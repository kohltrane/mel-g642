==> flow/design.v <==
`timescale 1ns / 1ps
module cordic(
    input clk, reset,  
    input signed [15:0] argument,  
    output signed [15:0] sine_val,cos_val,
    output done
    );
    reg done;
    reg signed [15:0] sine_val,cos_val;
    reg signed [15:0] alpha;  
    reg signed [15:0] arc_tan, arg;  
    reg signed [15:0] x,y;
    reg [5:0] i;
    function signed [15:0] cordic_arctan;
        input [5:0] i;
        case(i)
            6'd0: cordic_arctan=16'b0011001001000100;
            6'd1: cordic_arctan=16'b0011101101011000;
            6'd2: cordic_arctan=16'b0011111010111000;
            6'd3: cordic_arctan=16'b0011111110101000;
            6'd4: cordic_arctan=16'b0011111111110000;
            6'd5: cordic_arctan=16'b0010000000000000;
            6'd6: cordic_arctan=16'b0010000000000000;
            6'd7: cordic_arctan=16'b0010000000000000;
            6'd8: cordic_arctan=16'b0010000000000000;
            6'd9: cordic_arctan=16'b0010000000000000;
            6'd10: cordic_arctan=16'b0010000000000000;
            6'd11: cordic_arctan=16'b0010000000000000;
            6'd12: cordic_arctan=16'b0010000000000000;
            6'd13: cordic_arctan=16'b0010000000000000;
            6'd14: cordic_arctan=16'b0010000000000000;
            6'd15: cordic_arctan=16'b0000000000000000;
            default: cordic_arctan=0;
        endcase
    endfunction
    always @(negedge clk) begin
        if (reset) begin
            x<=15'd10;
            y<=0;
            arg<=argument;
            i<=0;
            done<=0;
        end
        else if (i<30) begin
            if (arg>=alpha) begin
                x<=x-(y>>>i);
                y<=y+(x>>>i);
                arc_tan<=cordic_arctan(i);
                alpha<=alpha - arc_tan;
            end
            else begin
                x<=x+(y>>>i);
                y<=y-(x>>>i);
                arc_tan<=cordic_arctan(i);
                alpha<=alpha - arc_tan;
            end
            i<=i+1;
        end
        else begin
            sine_val<=y;
            cos_val<=x;
            done<=1;
        end
    end
endmodule
Step by step through the tools: cordic
What the tools print for cordic, step after step.
Lines are those of the file above, counted from 1.
Library cell names are shortened.
{"block": "inputs", "top_module": "cordic", "clk_port": "clk", "library": "sky130hd", "corner": "tt_025C_1v80"}

Word level
Source: Yosys, flattened and elaborated, memories not mapped. Widths are those after wreduce. Print and check cells do not count.
Yosys's memory passes give these memory sizes; they may raise the number of words (mostly to a power of two), join words into wider ones and drop unused or constant bits.
{"block": "bits", "reg_bits": 119, "latch_bits": 0, "mem_bits_rw": 0, "rom_bits": 384, "clocked_rd_ports_x_width": 24, "memories": 2, "inputBits": 18}
{"block": "classes", "n_addsub": 6, "mul": 0, "div": 0, "compare": 2, "eq_ne": 0, "shifts": 2, "muxes": 9, "n_logic": 2, "reduce_logical": 3}
{"block": "mem_list", "name": "(name not given)", "size": 16, "width": 12, "rd": 1, "wr": 0, "line_no": 16, "rtl": "case(i)"}
{"block": "mem_list", "name": "(name not given)", "size": 16, "width": 12, "rd": 1, "wr": 0, "line_no": 16}
{"block": "ops", "cell": "2-to-1 mux 16 bit", "n": 5}
{"block": "ops", "cell": "subtractor 16 bit", "n": 3}
{"block": "ops", "cell": "adder 16 bit", "n": 2}
{"block": "ops", "cell": ">>> shifter 16 x 6 -> 16 bit", "n": 2}
{"block": "ops", "cell": ">= comparator 16 bit", "n": 1}
{"block": "ops", "cell": "2-to-1 mux 4 bit", "n": 4}
{"block": "ops", "cell": "adder 6 x 1 -> 6 bit with constant B", "n": 1}
{"block": "ops", "cell": "< comparator 6 x 5 -> 1 bit with constant B", "n": 1}
{"block": "ops", "cell": "AND reduction 2 bit", "n": 2}
{"block": "ops", "cell": "NOT 1 bit", "n": 2}
{"block": "ops", "cell": "logical NOT 2 bit", "n": 1}

Depth
Longest topological path by Yosys (ltp), each cell counted once; first at word level (registers and memories cut), then after technology mapping (sequential cells cut; the memories' decode and read muxes count).
{"block": "depth", "word_depth": 3, "ABC_AREA": 0, "ltp_mapped": 24, "ltp_nobuf": 21}

After synthesis
The flow's flattened synthesis, as Yosys stat reports it; memories are mapped. The netlist is that of the ABC_AREA named above (0 if unset); the other value can give another one.
The area totals of this step are shown rounded.
{"block": "by_type", "cell": "edfxtp_1", "n": 69}
{"block": "by_type", "cell": "dfxtp_1", "n": 48}
{"block": "by_type", "cell": "ha_1", "n": 63}
{"block": "by_type", "cell": "a21oi_1", "n": 74}
{"block": "by_type", "cell": "nand2_1", "n": 98}
{"block": "by_type", "cell": "xnor2_1", "n": 38}
{"block": "by_type", "cell": "nor2_1", "n": 85}
{"block": "by_type", "cell": "mux2i_1", "n": 26}
{"block": "by_type", "cell": "o21ai_0", "n": 47}
{"block": "by_type", "cell": "inv_1", "n": 58}
{"block": "by_type", "cell": "xor2_1", "n": 21}
{"block": "by_type", "cell": "mux2_2", "n": 14}
{"block": "by_type", "cell": "mux4_2", "n": 7}
{"block": "by_type", "cell": "a31oi_1", "n": 20}
{"block": "by_type", "cell": "nor2b_1", "n": 18}
{"block": "by_type", "cell": "and2_1", "n": 17}
{"block": "by_type", "cell": "clkbuf_1", "n": 25}
{"block": "by_type", "cell": "nor3_1", "n": 17}
Not listed: further types 63, cells in them 211.
{"block": "synth_totals", "stdcells": 956, "mapped_area_um2": 8600, "ff_cells": 117, "n_buf": 42}

Add stored flow runs of cordic

Design cordic on sky130hd. What follows are 2 stored runs of the flow, each under its own settings; their order means nothing. The constraints put input and output delay at 20% of the set period each and load the outputs with 0.01 pF.
Measured values are rounded.

{"run": "run 1", "settings": { "period_ns": 7.62, "CORE_UTILIZATION": 56, "SETUP_SLACK_MARGIN": 1.5, "PLACE_DENSITY_LB_ADDON": 0.22, "CELL_PAD_IN_SITES_DETAIL_PLACEMENT": 1, "TNS_END_PERCENT": 90, "GPL_ROUTABILITY_DRIVEN": 0, "CAP_MARGIN": 40, "SLEW_MARGIN": 15, "CORE_MARGIN": 2 }, "results": { "hold_worst_slack_ns": 0.474, "setup_ws_ns": 1.19, "synth_area_um2": 8600, "die_area_um2": 16400, "post_route_stdcell_area_um2": 10200 }}
{"run": "run 2", "settings": { "period_ns": 8.57, "SETUP_SLACK_MARGIN": -0.33, "CAP_MARGIN": 20, "CORE_MARGIN": 2, "CORE_UTILIZATION": 40, "SLEW_MARGIN": 20 }, "results": { "setup_ws_ns": 1.23, "post_route_stdcell_area_um2": 10300, "die_area_um2": 22700, "synth_area_um2": 8600, "hold_worst_slack_ns": 0.472 }}
